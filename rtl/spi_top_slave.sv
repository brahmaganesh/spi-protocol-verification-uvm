==> flow/design.v <==
module spi_slave #(
    parameter CPOL = 0,
    parameter CPHA = 0
    )(
        input   logic rst_n,
        input   logic SCL,
        input   logic CS_n,
        input   logic MOSI,
        input   logic [7:0] tx_data,
        output  logic [7:0] rx_data,
        output  logic MISO,
        output  logic rx_valid
    );
        typedef enum logic { IDLE, TRANSFER } state_t;
        state_t state, next_state;
        logic   [7:0] tx_shift;
        logic   [7:0] rx_shift;
        logic   [2:0] bit_count;
        generate
            if((CPOL == 0 && CPHA == 0) || (CPOL == 1 && CPHA == 1)) begin
                always_ff @( posedge SCL or negedge rst_n) begin
                    if(!rst_n) begin
                        state       <= IDLE;
                        bit_count   <= 3'd0;
                        rx_shift    <= 8'd0;
                        rx_valid    <= 1'b0;
                        rx_data     <= 8'd0;
                    end
                    else begin
                        state   <= next_state;
                        case(state)
                            IDLE        : begin
                                            bit_count <= 0;
                                            if(!CS_n) rx_valid <= 1'b0;
                                         end
                            TRANSFER    : begin
                                            rx_shift <= {rx_shift[6:0], MOSI};
                                            bit_count++;
                                            if(bit_count == 3'd7) begin
                                                rx_data <= {rx_shift[6:0],MOSI};
                                                rx_valid <= 1'b1;
                                            end
                                          end
                        endcase
                    end
                end
            end
            else begin
                always_ff @( negedge SCL or negedge rst_n) begin
                    if(!rst_n) begin
                        state       <= IDLE;
                        bit_count   <= 3'd0;
                        rx_shift    <= 8'd0;
                        rx_valid    <= 1'b0;
                    end
                    else begin
                        state   <= next_state;
                        case(state)
                            IDLE        : begin
                                            bit_count <= 0;
                                            if(!CS_n) rx_valid <= 1'b0;
                                          end
                            TRANSFER    : begin
                                            rx_shift <= {rx_shift[6:0], MOSI};
                                            bit_count++;
                                            if(bit_count == 3'd7) begin
                                                rx_data <= {rx_shift[6:0],MOSI};
                                                rx_valid <= 1'b1;
                                            end
                                          end
                        endcase
                    end
                end
            end
        endgenerate
        generate
             if((CPOL == 0 && CPHA == 0) || (CPOL == 1 && CPHA == 1)) begin
                always_ff @(negedge SCL or negedge rst_n) begin
                    if (!rst_n) begin
                        tx_shift <= 8'd0;
                        MISO     <= 1'b0;
                    end
                    else if (CS_n && state == IDLE) begin
                            tx_shift <= tx_data;   
                            MISO     <= tx_data[7];
                    end
                    else if (!CS_n && state == TRANSFER) begin
                            MISO     <= tx_shift[6];
                            tx_shift <= {tx_shift[6:0], 1'b0};
                    end
                end
             end
             else begin
                always_ff @(posedge SCL or negedge rst_n) begin
                    if (!rst_n) begin
                        tx_shift <= 8'd0;
                        MISO     <= 1'b0;
                    end
                    else if (CS_n && state == IDLE) begin
                            tx_shift <= tx_data;  
                            MISO     <= tx_data[7];
                    end
                    else if (!CS_n && state == TRANSFER) begin
                            MISO     <= tx_shift[6];
                            tx_shift <= {tx_shift[6:0], 1'b0};
                    end
                end
             end
        endgenerate
        always_comb begin
            next_state = state;
            case(state)
                IDLE        : if(!CS_n) next_state = TRANSFER;
                TRANSFER    : begin
                                if(CS_n)
                                    next_state = IDLE;
                                else
                                    if( bit_count == 3'd7 )
                                        next_state = IDLE;
                              end
                default     : next_state = IDLE;
            endcase
        end
endmodule
From RTL to reports: spi_slave
Tool output for the design above, in the order of the flow.
Line numbers count from 1 in the design file above.
Operators carry their Yosys type and port widths (W data, S select, Z words).
Cell names lack the library's common part.
The mark -- stands for no value.
- top module: spi_slave
- clock: SCL
- library: sky130hd
- corner: tt_025C_1v80

Word level
Source: Yosys, flattened and elaborated, memories not mapped. Widths are those after wreduce. Registers that Yosys merges into a memory's read port (data or address) are not register bits. Print and check cells do not count. Equal cells are merged and count once.
- register bits after elaboration at 28
- bits of input ports at 12
- noted output and inout bits: 10
- word-level cells: 31
- add/sub/neg operators: 1
- equality and inequality tests: 4
- noted multiplexer cells: 12
- noted bitwise operators: 1
- reduce/logical cells: 6
- operators by type and width (cell ; count):
    $mux W7 ; 2
    $mux W1 ; 7
    $eq A3 B3 Y1 const B ; 2
    $pmux W3 S2 ; 1
    $reduce_and A2 Y1 ; 2
    $pmux W1 S2 ; 2
    $add A3 B1 Y3 const B ; 1
    $logic_and A1 B1 Y1 ; 2
    $ne A2 B1 Y1 const B ; 1
    $ne A2 B2 Y1 const B ; 1
    $reduce_bool A2 Y1 ; 1
    $not A1 Y1 ; 1
    $logic_not A1 Y1 ; 1

Logic depth
Yosys ltp: most cells in a row. Word level: on the elaborated netlist, between registers, memories and ports. Mapped: between sequential cells and ports; inverters and the memories' decode and read muxes count.
- word-level depth at 4
- ABC_AREA at 0
- depth in mapped cells: 6

Synthesis result
Source: synth_stat.txt of the flow (Yosys; design flattened, memories mapped). It holds for the ABC_AREA given above (unset counts as 0); a run with the other value may have another netlist.
The area totals of this step are shown rounded.
- cells by type (type ; count ; total area (sq um)):
    dfrtp_1 ; 20 ; 500.48
    dfrtn_1 ; 8 ; 200.192
    mux2_2 ; 15 ; 168.912
    mux2i_1 ; 7 ; 70.067
    ha_1 ; 4 ; 50.048
    o21ai_0 ; 8 ; 40.038
    nand2_1 ; 9 ; 33.782
    a21oi_1 ; 3 ; 15.014
    nor2_1 ; 3 ; 11.261
    buf_2 ; 2 ; 10.01
    nand3_2 ; 1 ; 10.01
    buf_4 ; 1 ; 7.507
    inv_1 ; 2 ; 7.507
    and2_1 ; 1 ; 6.256
- noted cell count: 84
- synthesis area at 1130 sq um
- noted flip-flop cells: 28

Ticket comment

Below are 2 stored runs of the flow (Yosys, OpenROAD; platform sky130hd) on spi_slave, each with its settings and what was measured, unordered. Constraints: input delay and output delay 20% of the set period each, output load 0.01 pF.
"overall power" rests on the timing tool's default activity at the inputs, not on a simulated workload.
Results are given in rounded form.

Run 1

==> flow/run.sh <==
#!/bin/bash
# the make line also repeats the synthesis and layout settings of config.mk as NAME=value (left out here)
make -C /OpenROAD-flow-scripts/flow DESIGN_CONFIG=/design/flow/config.mk WORK_HOME=/design/flow/orfs CLKGATE_MAP_FILE= finish
==> flow/config.mk <==
export PLATFORM = sky130hd
export DESIGN_NAME = spi_slave
export DESIGN_NICKNAME = spi_slave
export VERILOG_FILES = /design/flow/design.v
export SDC_FILE = /design/flow/constraint.sdc
export NUM_CORES = 4
export LEC_CHECK = 0
export CAP_MARGIN = 30
export CELL_PAD_IN_SITES_DETAIL_PLACEMENT = 0
export CELL_PAD_IN_SITES_GLOBAL_PLACEMENT = 3
export CORE_MARGIN = 2
export CORE_UTILIZATION = 25
export CTS_CLUSTER_DIAMETER = 134
export CTS_CLUSTER_SIZE = 100
export MIN_ROUTING_LAYER = met2
export PLACE_DENSITY_LB_ADDON = 0.25
export SETUP_SLACK_MARGIN = -0.24
export SLEW_MARGIN = 20
export TNS_END_PERCENT = 80
==> flow/constraint.sdc <==
create_clock -name core_clock -period 2.87 [get_ports {SCL}]
set_input_delay 0.5740 -clock core_clock [delete_from_list [all_inputs] [get_ports {SCL}]]
set_output_delay 0.5740 -clock core_clock [all_outputs]
set_load 0.01 [all_outputs]

Measured in run 1:
- noted the lowest setup slack: -0.183 ns
- noted the Yosys chip area after synthesis: 1,130 sq um
- total negative slack on setup checks: -1.13 ns
- die outline area at 5,080 sq um
- standard-cell area after routing: 1,480 sq um
- smallest hold slack: 0.428 ns
- post-route utilization at 0.34
- noted the overall power: 962 µW

Run 2

==> flow/run.sh <==
#!/bin/bash
# the make line also repeats the synthesis and layout settings of config.mk as NAME=value (left out here)
make -C /OpenROAD-flow-scripts/flow DESIGN_CONFIG=/design/flow/config.mk WORK_HOME=/design/flow/orfs CLKGATE_MAP_FILE= finish
==> flow/config.mk <==
export PLATFORM = sky130hd
export DESIGN_NAME = spi_slave
export DESIGN_NICKNAME = spi_slave
export VERILOG_FILES = /design/flow/design.v
export SDC_FILE = /design/flow/constraint.sdc
export NUM_CORES = 4
export LEC_CHECK = 0
export ABC_AREA = 0
export CAP_MARGIN = 5
export CORE_ASPECT_RATIO = 1.13
export CORE_MARGIN = 2
export CORE_UTILIZATION = 42
export GPL_ROUTABILITY_DRIVEN = 0
export GPL_TIMING_DRIVEN = 1
export PLACE_DENSITY = 0.47
export SETUP_SLACK_MARGIN = 0.0
export SLEW_MARGIN = 5
export TNS_END_PERCENT = 15
==> flow/constraint.sdc <==
create_clock -name core_clock -period 3.55 [get_ports {SCL}]
set_input_delay 0.7100 -clock core_clock [delete_from_list [all_inputs] [get_ports {SCL}]]
set_output_delay 0.7100 -clock core_clock [all_outputs]
set_load 0.01 [all_outputs]

Measured in run 2:
- noted the lowest setup slack: 0.081 ns
- noted the Yosys chip area after synthesis: 1,130 sq um
- total negative slack on setup checks: 0.000 ns
- die outline area at 3,130 sq um
- standard-cell area after routing: 1,440 sq um
- smallest hold slack: 0.428 ns
- post-route utilization at 0.549
- noted the overall power: 753 µW
